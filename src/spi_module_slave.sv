==> flow/design.v <==
module edge_detector #
(
    parameter CPOL = 0  
)
(
    input clk,
    input signal,
    output negative_edge,
    output positive_edge
);
logic int_detector;
always_ff @(posedge clk)
begin
    int_detector <= signal;
end
assign positive_edge = CPOL ? (int_detector  & ~signal) : (~int_detector &  signal);
assign negative_edge = CPOL ? (~int_detector &  signal) : (int_detector  & ~signal);
endmodule
module spi_module_slave # 
(
    parameter FREQUENCY     = 1_000_000,
    parameter CLK_HZ        = 50_000_000,
    parameter CPOL          = 0,
    parameter CPHA          = 0,
    parameter PAYLOAD_BITS  = 8
)
(
    input  wire                       clk             ,  
    input  wire                       rst             ,  
    input  wire                       spi_en          ,  
    input  wire                       spi_clk         ,
    input  wire                       spi_mosi        ,
    input  wire                       spi_cs          ,
    input  wire                       receive_en      ,
    input  reg  [PAYLOAD_BITS - 1:0]  spi_miso_data   ,
    output  wire                      spi_miso        ,
    output  reg [PAYLOAD_BITS - 1:0]  spi_mosi_data   ,
    output  reg                       rx_complete
);
reg [2:0] fsm_state;
reg [2:0] n_fsm_state;
localparam FSM_IDLE  = 0;
localparam FSM_START = 1;
localparam FSM_RECV  = 2;
localparam FSM_STOP  = 3;
reg [                4:0] bit_cnt;
reg [PAYLOAD_BITS - 1:0 ] data_to_send;
reg [PAYLOAD_BITS - 1:0 ] data_to_receive;
reg                       trailing_edge_reg;
reg                       leading_edge_reg;
reg                       spi_clk_reg;
wire start_transaction  = spi_en & ~spi_cs;
wire save_bit           = CPHA ? (trailing_edge_reg    )  : (leading_edge_reg);
wire put_bit            = CPHA ? (leading_edge_reg     )  : (trailing_edge_reg);
wire end_of_transaction = (bit_cnt  == PAYLOAD_BITS - 1)  & (trailing_edge_reg);
assign spi_miso         = data_to_send[PAYLOAD_BITS - 1 - bit_cnt];
always @(*) begin : p_n_fsm_state
    case(fsm_state)
      FSM_IDLE    : n_fsm_state     = start_transaction ? FSM_START : FSM_IDLE;
      FSM_START   : n_fsm_state     = save_bit          ? FSM_RECV  : FSM_START;
      FSM_RECV    : n_fsm_state     = (rx_complete)     ? FSM_IDLE  : FSM_RECV;
      default: n_fsm_state = FSM_IDLE;
    endcase
end
always_ff @(posedge clk) begin : p_fsm_state
    if(rst) 
        fsm_state <= FSM_IDLE;
    else 
        fsm_state <= n_fsm_state;
end
edge_detector #
(
    .CPOL(CPOL)
)
i_edge_detector
(
    .clk            (   clk            ),
    .signal         (   spi_clk        ),
    .positive_edge  (leading_edge_reg  ),
    .negative_edge  (trailing_edge_reg )
);
always_ff @(posedge clk) begin : p_bit_counter
    if(rst) 
        bit_cnt <= 'b0;
    else
    begin
        bit_cnt <= bit_cnt;
        if(end_of_transaction | (fsm_state == FSM_START & CPHA))
            bit_cnt <= 'b0;
        else if (put_bit)
            bit_cnt <= bit_cnt + 1'b1;
    end
end
always_ff @(posedge clk) begin : p_txd_reg
    if(rst) 
        data_to_send <= 'b0;
    else
    begin
        data_to_send <= data_to_send;
        if(fsm_state == FSM_IDLE && n_fsm_state == FSM_START)
            data_to_send <= spi_miso_data;
    end
end
always_ff @(posedge clk) begin : p_rxd_reg
    if(rst)
    begin
        spi_mosi_data   <= 'b0;
        data_to_receive <= 'b0;
    end 
    else
    begin
        spi_mosi_data   <= spi_mosi_data;
        data_to_receive <= data_to_receive;
        if (end_of_transaction)
        begin
            spi_mosi_data   <= {data_to_receive[PAYLOAD_BITS - 1:1], spi_mosi};
            data_to_receive <= 'b0;
        end
        else if (save_bit)
                data_to_receive [PAYLOAD_BITS - 1 - bit_cnt] <= spi_mosi;
    end
end
always_ff @(posedge clk)
begin
    if (rst) 
        rx_complete <= 0;
    else 
        rx_complete <= end_of_transaction;
end
endmodule
# From RTL to reports: spi_module_slave
# The steps from the RTL of spi_module_slave to its reports follow in flow order.
# Lines are those of the file above, counted from 1.
# Operators carry their Yosys type and port widths (W data, S select, Z words).
# Library cell names are shortened.
# A cell with -- has no value.
# design
top_module	spi_module_slave
clock	clk
library	sky130hd
corner	tt_025C_1v80

# Word-level counts
# Source: Yosys, flattened and elaborated, memories not mapped. Widths are those after wreduce. Registers that Yosys merges into a memory's read port (data or address) are not register bits. Print and check cells do not count. Equal cells are merged and count once.
# op_classes
logic	10
n_eq	4
shifts	3
reduce_logical	3
addsub	3
mux	4
# op_table
op	n
$shift A1 B33 Y8	1
$shift A1 B33 Y8 const A	1
$neg A32 Y33	1
$shiftx A8 B32 Y1	1
$and A8 B8 Y8	1
$or A8 B8 Y8	1
$not A8 Y8	1
$eq A3 B1 Y1 const B	2
$sub A3 B5 Y6 const A	1
$pmux W2 S3	1
$add A5 B1 Y5 const B	1
$eq A5 B3 Y1 const B	1
$and A1 B1 Y1	4
$mux W2	2
$not A1 Y1	3
$eq A3 B2 Y1 const B	1
$logic_not A3 Y1	1
$reduce_or A2 Y1	1
$logic_and A1 B1 Y1	1
$mux W1	1
# word_totals
register_bits	34
output_inout_bits	10
inputBits	15
wordCells	34

# Logic depth
# Depth = most cells in a row (Yosys ltp): at word level without a register or memory, in the mapped netlist without a sequential cell, where the memories' decode and read muxes count.
# logic_depth
word_depth	6
ABC_AREA	0
ltp_mapped	9
mapped_depth_nobuf	9

# After synthesis
# Source: synth_stat.txt of the flow (Yosys; design flattened, memories mapped). It holds for the ABC_AREA given above (unset counts as 0); a run with the other value may have another netlist.
# synth_totals
seq_area_um2	660.6
stdcells	155
ff_cells	33
yosys_area_um2	1602.8
buffers	7
# types
cell	n	area_total_um2
dfxtp_1	33	660.634
mux2i_1	16	160.154
ha_1	9	112.608
nand4_1	13	81.328
a22o_1	8	70.067
mux4_1	2	52.55
nor2_1	13	48.797
nand2_1	11	41.29
xnor2_1	4	35.034
xor2_1	3	26.275
or4bb_1	2	22.522
nor4_4	1	21.27
inv_1	5	18.768
nand2b_1	3	18.768
a2111oi_0	2	17.517
a21oi_1	3	15.014
nand3_1	3	15.014
nand3b_1	2	15.014
# Other cell types: 18; their cells: 22.
# The figures by module come from a second, unflattened synthesis with its own total; it is not the netlist above.
# unflattened
cells_unflattened	161
hier_area_um2	1650.3
# Rows give one instance, submodules left out.
# modules
mod	n_inst	mod_seq_area_um2	cells	mod_area_um2
spi_module_slave	1	640.6	158	1615.3
edge_detector (CPOL=0)	1	20.0	3	35.0

# Timing after synthesis
# OpenSTA on the mapped netlist: ideal clock, no wires. The path of least setup slack (recovery checks aside). Input and output delay are each 20% of the period. Register names are those of the netlist, which keeps one name where synthesis merged equal registers.
# synth_path
path_kind	register to register
start	register bit_cnt[3]
end	register data_to_receive[2]
launch_ps	0
n_path_buf	0
period_ps	5600
arrival_ps	2398
stages	9
required_time_ps	5476
slack_ps	3078
path_delay_ps	2522
setup_ps	124
period_less_setup_slack_ps	2522
# "path_delay_ps" is the arrival time less input delay plus setup time.
# "stages": output pins that drive a net of the path, with the launching flip-flop's if there is one; two outputs of one cell count as two.
# "period_less_setup_slack_ps" = period - worst setup slack (recovery checks aside). The figure is calculated, with input and output delays left at 20% of the set period.
# The rows between start and end are the longest chain of elaborated cells between them; the timing report does not say that the signal goes this way. Where chains are equally long, one stands for them.
# A line is the first line of the expression or statement that the cell stems from. Yosys adds cells for indexed reads and writes and turns some case tables into memories.
# At most two assigning lines are given for a register; there are more.
# Where a signal picks the word or bit written, the line may be left out of the assigning lines.
# synth_between
path_cell_list	dfxtp_1 inv_1 ha_1 nand4_1 ha_1 or4bb_1 nor4_2 nand4_1 mux2i_1
elab_chain_cells	6
cells_between	10
classes_between	add/sub (2); eq/ne (1); shift (2); logic (4); reduce/logical (1)
# synth_lines
element	line_no	source
from (decl)	46	reg [                4:0] bit_cnt;
from (assign)	87	bit_cnt <= bit_cnt;
from (assign)	91	bit_cnt <= bit_cnt + 1'b1;
$sub A3 B5 Y6	120	data_to_receive [PAYLOAD_BITS - 1 - bit_cnt] <= spi_mosi;
$neg A32 Y33	120
$shift A1 B33 Y8	120
$not A8 Y8	120
$and A8 B8 Y8	120
$or A8 B8 Y8	120
to (assign)	113	data_to_receive <= data_to_receive;
to (assign)	117	data_to_receive <= 'b0;
to (decl)	48	reg [PAYLOAD_BITS - 1:0 ] data_to_receive;

# Path in the finished layout
# Path of least setup slack in the final report of job 1 (OpenROAD, finished layout, wires in). Where an end is a register, its clock arrival counts in the times.
# The path's times are printed in steps of 10 ps; the period is the one set.
# layout_path
path_kind	register to output
start	register bit_cnt[0]
end	output port spi_miso
out_delay_ps	1030
slack_ps	1900
period_ps	5130
n_path_buf	1
required_time_ps	4100
launch_ps	280
arrival_ps	2200
stages	5
# The rows between start and end are the longest chain of elaborated cells between them; the timing report does not say that the signal goes this way. Where chains are equally long, one stands for them.
# At most two assigning lines are given for a register; there are more.
# layout_between
path_cell_list	dfxtp_1 mux4_1 mux2i_1 nor3_1 clkdlybuf4s50_1
elab_chain_cells	2
cells_between	2
classes_between	add/sub (1); shift (1)
# layout_lines
element	line_no	source
from (decl)	46	reg [                4:0] bit_cnt;
from (assign)	87	bit_cnt <= bit_cnt;
from (assign)	91	bit_cnt <= bit_cnt + 1'b1;
$sub A3 B5 Y6	56	assign spi_miso         = data_to_send[PAYLOAD_BITS - 1 - bit_cnt];
$shiftx A8 B32 Y1	56
to (decl)	36	output  wire                      spi_miso        ,

# Design spi_module_slave on sky130hd. What follows are 2 stored runs of the flow, each under its own settings; their order means nothing. The constraints put input and output delay at 20% of the set period each and load the outputs with 0.01 pF.
# "timing.achieved_period_ps" is the run's clock period less its worst setup slack. It is reckoned from that one timing run; input and output delays stay at 20% of the period that was set.
# "critical_path_time_ps" means the part of the period allowed to the worst setup path (the constraints hold back 20% at inputs and 20% at outputs) less its slack; where the path has registers, the arrival times of their clocks count too.
# "total_power_mw" rests on the timing tool's default activity at the inputs, not on a simulated workload.
# "critical_path_time_ps" is known to 10 ps.
# Settings: - = not set for that run.
name,job 1,job 2
period_ns,5.13,4.71
CORE_UTILIZATION,24,19
SETUP_SLACK_MARGIN,1.08,1.07
PLACE_DENSITY_LB_ADDON,0.02,-
HOLD_SLACK_MARGIN,-0.05,-
CORE_ASPECT_RATIO,0.98,0.6
TNS_END_PERCENT,35,-
GPL_ROUTABILITY_DRIVEN,0,-
CTS_CLUSTER_SIZE,58,-
CTS_CLUSTER_DIAMETER,234,-
CAP_MARGIN,30,20
MIN_ROUTING_LAYER,met2,met2
MAX_ROUTING_LAYER,met4,-
CORE_MARGIN,2,2
SLEW_MARGIN,20,15
CELL_PAD_IN_SITES_GLOBAL_PLACEMENT,-,2
timing.achieved_period_ps,3226,3197
total_die_area_um2,7348.1,9210.5
total_power_mw,0.5782,0.7906
timing.hold.ws_ps,464,459
critical_path_time_ps,2200,2250
worstPathKind,register to output,register to output
ws_setup_ps,1904,1513
total_negative_slack_ps,0,0
layout_utilization_pct,31.1,26.4
layout_stdcell_area_um2,2005.7,2122.0
synthesis_area_um2,1602.8,1602.8
