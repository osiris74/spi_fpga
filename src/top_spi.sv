==> flow/design.v <==
module edge_detector #
(
    parameter CPOL = 0  
)
(
    input clk,
    input signal,
    output negative_edge,
    output positive_edge
);
logic int_detector;
always_ff @(posedge clk)
begin
    int_detector <= signal;
end
assign positive_edge = CPOL ? (int_detector  & ~signal) : (~int_detector &  signal);
assign negative_edge = CPOL ? (~int_detector &  signal) : (int_detector  & ~signal);
endmodule
module spi_module_master # 
(
    parameter FREQUENCY    = 1_000_000,
    parameter CLK_HZ       = 50_000_000,
    parameter CPOL         = 0,
    parameter CPHA         = 0,
    parameter PAYLOAD_BITS = 8
)
(
    input  wire                     clk            ,  
    input  wire                     rst            ,  
    input  wire                     spi_en         ,  
    input  wire                     spi_miso       ,  
    input  wire                     transmit_en    ,  
    input  reg  [PAYLOAD_BITS -1:0] spi_mosi_data  , 
    output wire                     spi_clk        ,
    output wire                     spi_mosi       ,
    output wire                     spi_cs         ,
    output reg  [PAYLOAD_BITS-1:0]  spi_miso_data  ,
    output reg                      payload_done
);
localparam  CYCLES_PER_BIT      = (CLK_HZ / FREQUENCY);
localparam  COUNT_REG_LEN  = 1+$clog2(CYCLES_PER_BIT);
reg [2:0] fsm_state;
reg [2:0] n_fsm_state;
localparam FSM_IDLE = 0;
localparam FSM_START= 1;
localparam FSM_SEND = 2;
localparam FSM_STOP = 3;
reg [COUNT_REG_LEN - 1:0] clk_cnt;
reg [                4:0] bit_cnt;
reg [PAYLOAD_BITS  - 1:0] data_to_send;
reg [PAYLOAD_BITS  - 1:0] data_to_receive;
reg                       spi_clk_reg;
reg                       trailing_edge_reg;
reg                       leading_edge_reg;
wire start_transaction  = (spi_en & transmit_en);
wire save_bit           = CPHA ? (trailing_edge_reg   ) : (leading_edge_reg);
wire put_bit            = CPHA ? (leading_edge_reg    )  : (trailing_edge_reg);
wire end_of_transaction = (bit_cnt  == PAYLOAD_BITS -1) & (trailing_edge_reg);
assign spi_clk          = spi_clk_reg;
assign spi_cs           = ( (fsm_state == FSM_IDLE || payload_done) ) ? 'b1 : 'b0;
assign spi_mosi         = data_to_send[PAYLOAD_BITS - 1 - bit_cnt];
always @(*) begin : p_n_fsm_state
    case(fsm_state)
      FSM_IDLE    : n_fsm_state     = start_transaction ? FSM_START : FSM_IDLE;
      FSM_START   : n_fsm_state     = put_bit           ? FSM_SEND  : FSM_START;
      FSM_SEND    : n_fsm_state     = (payload_done)    ? (start_transaction ? FSM_START : FSM_IDLE)  : FSM_SEND;
      default: n_fsm_state = FSM_IDLE;
    endcase
end
always_ff @(posedge clk) begin : p_fsm_state
    if(rst) 
        fsm_state <= FSM_IDLE;
    else 
        fsm_state <= n_fsm_state;
end
always_ff @(posedge clk) begin : p_cycle_counter
    if(rst | fsm_state == FSM_IDLE) 
    begin
        clk_cnt           <= 'b0;
        spi_clk_reg       <= CPOL;
    end
    else
    begin
        if (~payload_done)
        begin
            spi_clk_reg  <= spi_clk_reg;
            clk_cnt      <= clk_cnt + 1'b1;
            if(clk_cnt       == CYCLES_PER_BIT - 1)
            begin
                clk_cnt           <= 'b0;
                spi_clk_reg       <= ~spi_clk_reg;
            end
        end
        else
        begin
            clk_cnt           <= 'b0;
            spi_clk_reg       <= CPOL;
        end
    end
end
edge_detector #
(
    .CPOL(CPOL)
)
i_edge_detector
(
    .clk            (   clk            ),
    .signal         (   spi_clk        ),
    .positive_edge  (leading_edge_reg  ),
    .negative_edge  (trailing_edge_reg )
);
always_ff @(posedge clk) begin : p_bit_counter
    if(rst) 
        bit_cnt <= 'b0;
    else
    begin
        bit_cnt <= bit_cnt;
        if(end_of_transaction | (fsm_state == FSM_START & CPHA))
            bit_cnt <= 'b0;
        else if (put_bit)
            bit_cnt <= bit_cnt + 1'b1;
    end
end
always_ff @(posedge clk) begin : p_txd_reg
    if(rst) 
        data_to_send <= 'b0;
    else
    begin
        data_to_send <= data_to_send;
        if(((fsm_state == FSM_IDLE) | (fsm_state == FSM_SEND)) & n_fsm_state == FSM_START)
            data_to_send <= spi_mosi_data;
    end
end
always_ff @(posedge clk) begin : p_rxd_reg
    if(rst)
    begin
        spi_miso_data   <= 'b0;
        data_to_receive <= 'b0;
    end 
    else
    begin
        spi_miso_data   <= spi_miso_data;
        data_to_receive <= data_to_receive;
        if (end_of_transaction)
        begin
            spi_miso_data   <= {data_to_receive[PAYLOAD_BITS - 1:1], spi_miso};
            data_to_receive <= 'b0;
        end
        else if (save_bit)
                data_to_receive [PAYLOAD_BITS - 1 - bit_cnt] <= spi_miso;
    end
end
always_ff @(posedge clk)
begin
    if (rst) 
        payload_done <= 0;
    else 
        payload_done <= end_of_transaction;
end
endmodule
module top_spi
(
	input               clk     ,  
	input               sw_0    ,  
	input               sw_1    ,  
	input   wire        MISO    ,  
	output  wire        spi_clk ,
	output  wire        spi_cs  , 
	output  wire        MOSI    ,  
	output  wire [3:0]  led		 
);
    localparam CLK_HZ 	  = 50_000_000;   
    localparam FREQUENCY  = 1_000_000;  
	 localparam spi_mosi_data = 'hAB;
	 logic [7:0] master_rx_data;
	 logic payload_done;
    spi_module_master #(
        .FREQUENCY  ( FREQUENCY ),
        .CLK_HZ     ( CLK_HZ    ),
        .CPOL       (   0       ),
        .CPHA       (   0       )
    )
    i_spi_module_master
    (
        .clk            ( clk           ),
        .rst            ( sw_0          ),
        .spi_en         ( sw_1          ),
        .spi_miso       ( MISO	       ),
        .spi_mosi_data  ( spi_mosi_data ),
        .spi_clk        ( spi_clk       ),
        .spi_mosi       ( MOSI          ),
        .spi_cs         ( spi_cs        ),
        .spi_miso_data  ( master_rx_data),
        .payload_done   ( payload_done  )
    );
endmodule
# --- Reports on top_spi ---
# What the tools print for top_spi, step after step.
# Lines are those of the file above, counted from 1.
# Cell names lack the library's common part.
design:
  top: "top_spi"
  clk_port: "clk"
  lib: "sky130hd"
  pvt_corner: "tt_025C_1v80"

# --- Word level ---
# Yosys after proc, flatten, opt, wreduce and memory -nomap, before mapping. Enables and synchronous resets that opt folds into registers are not counted as muxes. Memory bits, and registers merged into a memory's read port (data or address), are not among the register bits. Print and check cells are not counted. Equal cells are merged and count once.
word_totals:
  regBits: 19
  out_inout_bits: 7
  elab_cells: 33
  inputBits: 4
op_classes:
  logic: 7
  reduce_and_logical: 5
  mux: 5
  n_addsub: 3
  equal: 5
  n_shift: 1
op_table:
  columns: ["op", "count"]
  rows:
  - ["case mux 3 bit (select 3 bit)", 1]
  - ["indexed select 8 x 6 -> 1 bit", 1]
  - ["adder 7 x 1 -> 7 bit with constant B", 1]
  - ["equality test 7 x 6 -> 1 bit with constant B", 1]
  - ["equality test 3 x 1 -> 1 bit with constant B", 2]
  - ["subtractor 3 x 5 -> 6 bit with constant A", 1]
  - ["adder 5 x 1 -> 5 bit with constant B", 1]
  - ["equality test 5 x 3 -> 1 bit with constant B", 1]
  - ["AND 1 bit", 4]
  - ["OR reduction 2 bit", 2]
  - ["equality test 3 x 2 -> 1 bit with constant B", 1]
  - ["zero test 3 bit", 1]
  - ["OR reduction 3 bit", 1]
  - ["two-way mux 3 bit", 1]
  - ["OR 1 bit", 2]
  - ["two-way mux 2 bit", 1]
  - ["two-way mux 1 bit", 2]
  - ["logical OR 1 bit", 1]
  - ["inverter 1 bit", 1]

# --- Depth ---
# Depth = most cells in a row (Yosys ltp): at word level without a register or memory, in the mapped netlist without a sequential cell, where the memories' decode and read muxes count.
depth:
  word_depth: 6
  abc_area: 0
  depth_mapped: 5

# --- Netlist ---
# Source: synth_stat.txt of the flow (Yosys; design flattened, memories mapped). It holds for the ABC_AREA given above (unset counts as 0); a run with the other value may have another netlist.
synth_totals:
  flip_flops: 19
  sequential_area_um2: 380.4
  cell_count: 90
  synth_area_um2: 819.5
  n_buf: 5
by_type:
  columns: ["type", "count"]
  rows:
  - ["dfxtp_1", 19]
  - ["ha_1", 4]
  - ["nor2_1", 10]
  - ["buf_4", 4]
  - ["xor2_1", 3]
  - ["a21oi_1", 5]
  - ["o21ai_0", 5]
  - ["nand2_1", 6]
  - ["nor3_1", 4]
  - ["or3_1", 3]
  - ["xnor2_1", 2]
  - ["inv_1", 4]
  - ["nand3_1", 3]
  - ["nand3b_1", 2]
  - ["or4b_4", 1]
  - ["nor2b_1", 2]
  - ["mux2_2", 1]
  - ["mux2i_1", 1]
# Other cell types: 11; their cells: 11.
# The figures by module come from a second, unflattened synthesis with its own total; it is not the netlist above.
hier_totals:
  cells_unflattened: 207
  area_unflattened_um2: 2050.7
# Rows give one instance, submodules left out.
modules:
  columns: ["mod", "instances", "cells", "seq_area_um2", "area_um2"]
  rows:
  - ["spi_module_master", 1, 198, 800.8, 1978.1]
  - ["top_spi", 1, 6, 0.0, 37.5]
  - ["edge_detector #(CPOL=0)", 1, 3, 20.0, 35.0]

# --- Worst setup path after synthesis ---
# Source: OpenSTA report_checks on the synthesized netlist (no wires, ideal clock, input and output delay 20% of the period each), path of least setup slack; recovery checks are left aside. Register names are those of the netlist, which keeps one name where synthesis merged equal registers.
synth_path:
  kind: "register to register"
  start: "register i_spi_module_master.clk_cnt[0]"
  end: "register i_spi_module_master.spi_clk_reg"
  clock_period_ns: 1.43
  path_delay_ns: 1.533
  launch_ns: 0.000
  path_buffers: 0
  slack_ns: -0.103
  arrival_time_ns: 1.459
  path_stages: 5
  t_required_ns: 1.356
  period_less_setup_slack_ns: 1.533
# "path_delay_ns" = arrival - input delay + setup time.
# "path_stages": output pins that drive a net of the path, with the launching flip-flop's if there is one; two outputs of one cell count as two.
# "period_less_setup_slack_ns" = period - worst setup slack (recovery checks aside). The figure is calculated, with input and output delays left at 20% of the set period.
# Between the ends stands the longest chain of elaborated cells between them, by number of cells; it is not shown to be the way that was timed. Of several equally long chains one is given.
# A line is the first line of the expression or statement that the cell stems from. Yosys adds cells for indexed reads and writes and turns some case tables into memories.
# At most two assigning lines are given for a register; there are more.
synth_via:
  path_cell_list: "dfxtp_1 ha_1 or4b_4 or4b_1 o21ai_0"
  elab_chain_len: 1
  cone_cells: 1
synth_rtl:
  columns: ["item", "line", "source"]
  rows:
  - ["start: declaration", 48, "reg [COUNT_REG_LEN - 1:0] clk_cnt;"]
  - ["start: assignment", 79, "clk_cnt           <= 'b0;"]
  - ["start: assignment", 87, "clk_cnt      <= clk_cnt + 1'b1;"]
  - ["equality test 7 x 6 -> 1 bit", 88, "if(clk_cnt       == CYCLES_PER_BIT - 1)"]
  - ["end: assignment", 86, "spi_clk_reg  <= spi_clk_reg;"]
  - ["end: assignment", 91, "spi_clk_reg       <= ~spi_clk_reg;"]
  - ["end: declaration", 52, "reg                       spi_clk_reg;"]

# --- Worst path after layout ---
# Path of least setup slack in the final report of flow run 1 (OpenROAD, finished layout, wires in). Where an end is a register, its clock arrival counts in the times.
layout_path:
  kind: "register to register"
  start: "register i_spi_module_master.clk_cnt[1]"
  end: "register i_spi_module_master.spi_clk_reg"
  path_stages: 6
  slack_ns: -0.22
  arrival_time_ns: 1.76
  clock_period_ns: 1.34
  t_required_ns: 1.53
  launch_ns: 0.25
  path_buffers: 0
# Between the ends stands the longest chain of elaborated cells between them, by number of cells; it is not shown to be the way that was timed. Of several equally long chains one is given.
# At most two assigning lines are given for a register; there are more.
layout_via:
  path_cell_list: "dfxtp_2 inv_2 ha_4 or4b_4 or4b_1 o21ai_1"
  elab_chain_len: 1
  cone_cells: 1
layout_rtl:
  columns: ["item", "line", "source"]
  rows:
  - ["start: declaration", 48, "reg [COUNT_REG_LEN - 1:0] clk_cnt;"]
  - ["start: assignment", 79, "clk_cnt           <= 'b0;"]
  - ["start: assignment", 87, "clk_cnt      <= clk_cnt + 1'b1;"]
  - ["equality test 7 x 6 -> 1 bit", 88, "if(clk_cnt       == CYCLES_PER_BIT - 1)"]
  - ["end: assignment", 86, "spi_clk_reg  <= spi_clk_reg;"]
  - ["end: assignment", 91, "spi_clk_reg       <= ~spi_clk_reg;"]
  - ["end: declaration", 52, "reg                       spi_clk_reg;"]

Measured data: module top_spi, platform sky130hd, 2 stored runs of the flow under differing settings, order arbitrary. Input and output delays are each 20% of the period that was set; the output load is 0.01 pF.
"period_less_ws_ns" is the run's clock period less its worst setup slack. It is reckoned from that one timing run; input and output delays stay at 20% of the period that was set.
"critical_path_time_ns" is the time allowed to the run's worst setup path (the clock period less input and output delay, where it has them) less its slack. Clock arrival times count: a late capture clock shortens it, a late launch clock lengthens it.
By "final_power_mw" is meant OpenSTA's value without simulated activity: inputs other than the clock are taken to toggle once in ten clock periods, and the tool carries that through the logic.

--- flow run 1 ---
==> flow/run.sh <==
#!/bin/bash
# the make line also repeats the synthesis and layout settings of config.mk as NAME=value (left out here)
make -C /OpenROAD-flow-scripts/flow DESIGN_CONFIG=/design/flow/config.mk WORK_HOME=/design/flow/orfs CLKGATE_MAP_FILE= finish
==> flow/config.mk <==
export PLATFORM = sky130hd
export DESIGN_NAME = top_spi
export DESIGN_NICKNAME = top_spi
export VERILOG_FILES = /design/flow/design.v
export SDC_FILE = /design/flow/constraint.sdc
export NUM_CORES = 4
export LEC_CHECK = 0
export CAP_MARGIN = 20
export CELL_PAD_IN_SITES_GLOBAL_PLACEMENT = 2
export CORE_MARGIN = 2
export CORE_UTILIZATION = 21
export GPL_TIMING_DRIVEN = 1
export MIN_ROUTING_LAYER = met1
export PLACE_DENSITY_LB_ADDON = 0.18
export SLEW_MARGIN = 20
==> flow/constraint.sdc <==
create_clock -name core_clock -period 1.34 [get_ports {clk}]
set_input_delay 0.2680 -clock core_clock [delete_from_list [all_inputs] [get_ports {clk}]]
set_output_delay 0.2680 -clock core_clock [all_outputs]
set_load 0.01 [all_outputs]

==> results, as YAML <==
results:
  cell_area_final_um2: 1104.8
  fin_ws_ns: -0.223
  die_um2: 4418.3
  synthesis_area_um2: 819.5
  timing.setup.tns_ns: -0.870
  period_less_ws_ns: 1.563
  critical_path_time_ns: 1.56
  critical_path_type: "register to register"
  final_power_mw: 0.9750

--- flow run 2 ---
==> flow/run.sh <==
#!/bin/bash
# the make line also repeats the synthesis and layout settings of config.mk as NAME=value (left out here)
make -C /OpenROAD-flow-scripts/flow DESIGN_CONFIG=/design/flow/config.mk WORK_HOME=/design/flow/orfs CLKGATE_MAP_FILE= finish
==> flow/config.mk <==
export PLATFORM = sky130hd
export DESIGN_NAME = top_spi
export DESIGN_NICKNAME = top_spi
export VERILOG_FILES = /design/flow/design.v
export SDC_FILE = /design/flow/constraint.sdc
export NUM_CORES = 4
export LEC_CHECK = 0
export ABC_AREA = 1
export CAP_MARGIN = 20
export CELL_PAD_IN_SITES_GLOBAL_PLACEMENT = 2
export CORE_ASPECT_RATIO = 0.5
export CORE_MARGIN = 8
export CORE_UTILIZATION = 26
export GPL_TIMING_DRIVEN = 1
export MIN_ROUTING_LAYER = met2
export SLEW_MARGIN = 20
==> flow/constraint.sdc <==
create_clock -name core_clock -period 1.23 [get_ports {clk}]
set_input_delay 0.2460 -clock core_clock [delete_from_list [all_inputs] [get_ports {clk}]]
set_output_delay 0.2460 -clock core_clock [all_outputs]
set_load 0.01 [all_outputs]

==> results, as YAML <==
results:
  critical_path_time_ns: 1.14
  critical_path_type: "register to output"
  period_less_ws_ns: 1.386
  die_um2: 5594.5
  cell_area_final_um2: 1131.1
  final_power_mw: 1.154
  timing.setup.tns_ns: -0.156
  synthesis_area_um2: 875.8
  fin_ws_ns: -0.156
